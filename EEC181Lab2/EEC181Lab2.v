==> flow/design.v <==
module reg32_avalon_interface(clock, resetn, write, writedata, read, readdata, byteenable, chipselect, Q);
	input clock, resetn;
	input read, write, chipselect;
	input [3:0] byteenable;
	input [31:0] writedata;
	output [31:0] readdata;
	output [31:0] Q;
	wire [3:0] local_byteenable;
	wire [31:0] to_reg, from_reg;
	assign to_reg = writedata;
	assign local_byteenable = (chipselect & write) ? byteenable : 4'b0;
	assign readdata = from_reg;
	assign Q = from_reg;
	reg32 U1 (.clock(clock), .resetn(resetn), .D(to_reg), .byteenable(local_byteenable), .Q(from_reg));
endmodule
module reg32 (clock, resetn, byteenable, D, Q);
input clock;
input resetn;
input [1:0] byteenable;
input [31:0] D;  
output reg [31:0] Q;  
	always @(posedge clock or posedge resetn)
	begin
	    if(resetn) 
	        Q[31:0] = 32'b0000_0000_0000_0000_0000_0000_0000_0000; 
	    else 
		 begin
		    if(byteenable[1:0] == 2'b00)
		    	Q[7:0] <= D[7:0];
		    if (byteenable[1:0] == 2'b01)
		    	Q[15:8] <= D[15:8];
		    if (byteenable[1:0] == 2'b10)
		    	Q[23:16] <= D[23:16];
		    if (byteenable[1:0] == 2'b11)
		    	Q[31:24] <= D[31:24];
	    end       
	end
endmodule
### Reports on reg32_avalon_interface

What the tools print for reg32_avalon_interface, step after step.
Line numbers count from 1 in the design file above.
Library cell names are shortened.
A cell with n/a has no value.

| design | value |
|---|---|
| top module | reg32_avalon_interface |
| clock input | clock |
| cell library | sky130hd |
| corner | tt_025C_1v80 |

### Word-level counts

Yosys after proc, flatten, opt, wreduce and memory -nomap, before mapping. Enables and synchronous resets that opt folds into registers are not counted as muxes. Memory bits, and registers merged into a memory's read port (data or address), are not among the register bits. Print and check cells are not counted. Equal cells are merged and count once.

| storage and ports | value |
|---|---|
| register bits after elaboration | 32 |
| bits in latches | 0 |
| memory bits (writable) | 0 |
| memory bits (read-only) | 0 |
| word width x clocked read ports | 0 |
| memory cells | 0 |
| input port bits | 41 |
| output and inout port bits | 64 |
| word-level cells | 10 |

| operators by class | value |
|---|---|
| add/sub/neg operators | 0 |
| multiply operators | 0 |
| divide/modulo/power cells | 0 |
| magnitude comparators | 0 |
| equal/unequal tests | 3 |
| shift operators | 0 |
| mux-type cells | 1 |
| bitwise logic cells | 1 |
| reductions and logical operators | 1 |

Operators with widths:

| operator | count |
|---|---|
| 2-bit equality test with constant B | 2 |
| 2-bit by 1-bit equality test with 1-bit output with constant B | 1 |
| 2-bit zero test | 1 |
| 2-bit two-way mux | 1 |
| 1-bit AND | 1 |

### Longest topological paths

Yosys ltp: most cells in a row. Word level: on the elaborated netlist, between registers, memories and ports. Mapped: between sequential cells and ports; inverters and the memories' decode and read muxes count.

| logic depth | value |
|---|---|
| depth in word-level cells | 3 |
| ABC_AREA | 1 |
| depth in mapped cells | 6 |
| mapped depth without buffers | 4 |

### Mapped cells and area

Source: synth_stat.txt of the flow (Yosys; design flattened, memories mapped). It holds for the ABC_AREA given above (unset counts as 0); a run with the other value may have another netlist.

| mapped netlist | value |
|---|---|
| standard cells after synthesis | 176 |
| mapped area | 0.001569 mm^2 |
| area of sequential cells | 0.0008008 mm^2 |
| flip-flops | 32 |
| buffer cells | 36 |

Cell types:

| type | count | area in all (um^2) |
|---|---|---|
| dfrtp_1 | 32 | 800.768 |
| buf_4 | 33 | 247.738 |
| nand2_1 | 64 | 240.23 |
| nand3_1 | 32 | 160.154 |
| nand3_2 | 2 | 20.019 |
| nor2_8 | 1 | 20.019 |
| nand4_1 | 3 | 18.768 |
| buf_6 | 1 | 11.261 |
| nand2_4 | 1 | 11.261 |
| nor2_4 | 1 | 11.261 |
| inv_2 | 2 | 7.507 |
| nand2_2 | 1 | 6.256 |
| buf_2 | 1 | 5.005 |
| clkbuf_2 | 1 | 5.005 |
| inv_1 | 1 | 3.754 |

### Worst setup path after synthesis

OpenSTA on the mapped netlist: ideal clock, no wires. The path of least setup slack (recovery checks aside). Input and output delay are each 20% of the period. Register names are those of the netlist, which keeps one name where synthesis merged equal registers.

| timing path after synthesis | value |
|---|---|
| path type | input to register |
| start | input port chipselect |
| end | register U1.Q[16] |
| period | 1150 ps |
| input delay | 230 ps |
| library setup time | 65 ps |
| launch time at the first pin | 230 ps |
| arrival time | 852 ps |
| data required time | 1085 ps |
| path slack | 233 ps |
| delay of the path | 687 ps |
| stages | 6 |
| buffers on the path | 2 |
| synthesis period reached | 917 ps |

"delay of the path" = arrival - input delay + setup time.
"stages" counts driving pins, that of a launching flip-flop among them; a cell with two outputs on the path counts twice.
"synthesis period reached" is the clock period less the worst setup slack; recovery checks do not enter. This is arithmetic on one report: input and output delays are still those of the set period (20% each).
The rows between start and end are the longest chain of elaborated cells between them; the timing report does not say that the signal goes this way. Where chains are equally long, one stands for them.
A line is the first line of the expression or statement that the cell stems from. Yosys adds cells for indexed reads and writes and turns some case tables into memories.

| between the ends, after synthesis | value |
|---|---|
| cell sequence | clkbuf_2 nand2_4 nor2_8 buf_6 nand3_1 nand2_1 |
| cells in the longest elaborated chain | 3 |
| elaborated cells between the ends (all ways) | 3 |
| source lines of those cells | 2 |
| those cells by class | eq/ne: 1; mux: 1; logic: 1 |

RTL lines, path after synthesis:

| element | RTL line | RTL |
|---|---|---|
| start: declaration | 3 | `input read, write, chipselect;` |
| 1-bit AND | 11 | `assign local_byteenable = (chipselect & write) ? byteenable : 4'b0;` |
| 2-bit two-way mux | 11 |  |
| 2-bit equality test | 32 | `if (byteenable[1:0] == 2'b10)` |
| end: assignment | 25 | `Q[31:0] = 32'b0000_0000_0000_0000_0000_0000_0000_0000;` |
| end: assignment | 33 | `Q[23:16] <= D[23:16];` |
| end: declaration | 21 | `output reg [31:0] Q;` |

### Path in the finished layout

Path of least setup slack in the final report of run 1 (OpenROAD, finished layout, wires in). Where an end is a register, its clock arrival counts in the times.
The report prints the path's times to 10 ps; the period is as set.

| timing path after layout | value |
|---|---|
| path type | register to output |
| start | register U1.Q[24] |
| end | output port readdata[24] |
| period | 1260 ps |
| output delay | 250 ps |
| launch time at the first pin | 270 ps |
| arrival time | 970 ps |
| data required time | 1010 ps |
| path slack | 40 ps |
| stages | 2 |
| buffers on the path | 1 |

| between the ends, after layout | value |
|---|---|
| cell sequence | dfrtp_1 dlygate4sd2_1 |
| cells in the longest elaborated chain | 0 |
| elaborated cells between the ends (all ways) | 0 |
| source lines of those cells | 0 |

RTL lines, path after layout:

| element | RTL line | RTL |
|---|---|---|
| start: declaration | 21 | `output reg [31:0] Q;` |
| start: assignment | 25 | `Q[31:0] = 32'b0000_0000_0000_0000_0000_0000_0000_0000;` |
| start: assignment | 35 | `Q[31:24] <= D[31:24];` |
| end: declaration | 6 | `output [31:0] readdata;` |

Data sheet: physical implementation of reg32_avalon_interface

Module reg32_avalon_interface, platform sky130hd: 2 stored runs of the flow (Yosys, OpenROAD) with differing settings, in no particular order. Input and output delays are each 20% of the period that was set; the output load is 0.01 pF.
"period achieved" = clock period - worst setup slack. The figure is calculated, with input and output delays left at 20% of the set period.
"worst path time" means the part of the period allowed to the worst setup path (the constraints hold back 20% at inputs and 20% at outputs) less its slack; where the path has registers, the arrival times of their clocks count too.
"worst path time" is known to 10 ps.

#### Run 1

| setting | value |
|---|---|
| period_ns | `1.26` |
| CORE_UTILIZATION | `30` |
| PLACE_DENSITY_LB_ADDON | `0.3` |
| CELL_PAD_IN_SITES_GLOBAL_PLACEMENT | `1` |
| ABC_AREA | `1` |
| GPL_ROUTABILITY_DRIVEN | `1` |
| CTS_CLUSTER_SIZE | `83` |
| MIN_ROUTING_LAYER | `met1` |
| MAX_ROUTING_LAYER | `met4` |
| CAP_MARGIN | `20` |
| CORE_MARGIN | `2` |
| SLEW_MARGIN | `20` |

| result | value |
|---|---|
| cell area after synthesis | 0.001569 mm^2 |
| setup total negative slack | 0 ps |
| period achieved | 1223 ps |
| setup slack of the worst path | 37 ps |
| final utilization | 49.0% |
| die area | 0.0058247 mm^2 |
| worst path time | 970 ps |
| class of the worst setup path | register to output |

#### Run 2

| setting | value |
|---|---|
| period_ns | `1.26` |
| CORE_UTILIZATION | `68` |
| CAP_MARGIN | `20` |
| CORE_MARGIN | `2` |
| SLEW_MARGIN | `20` |

No results, placement failed with GPL-0301.
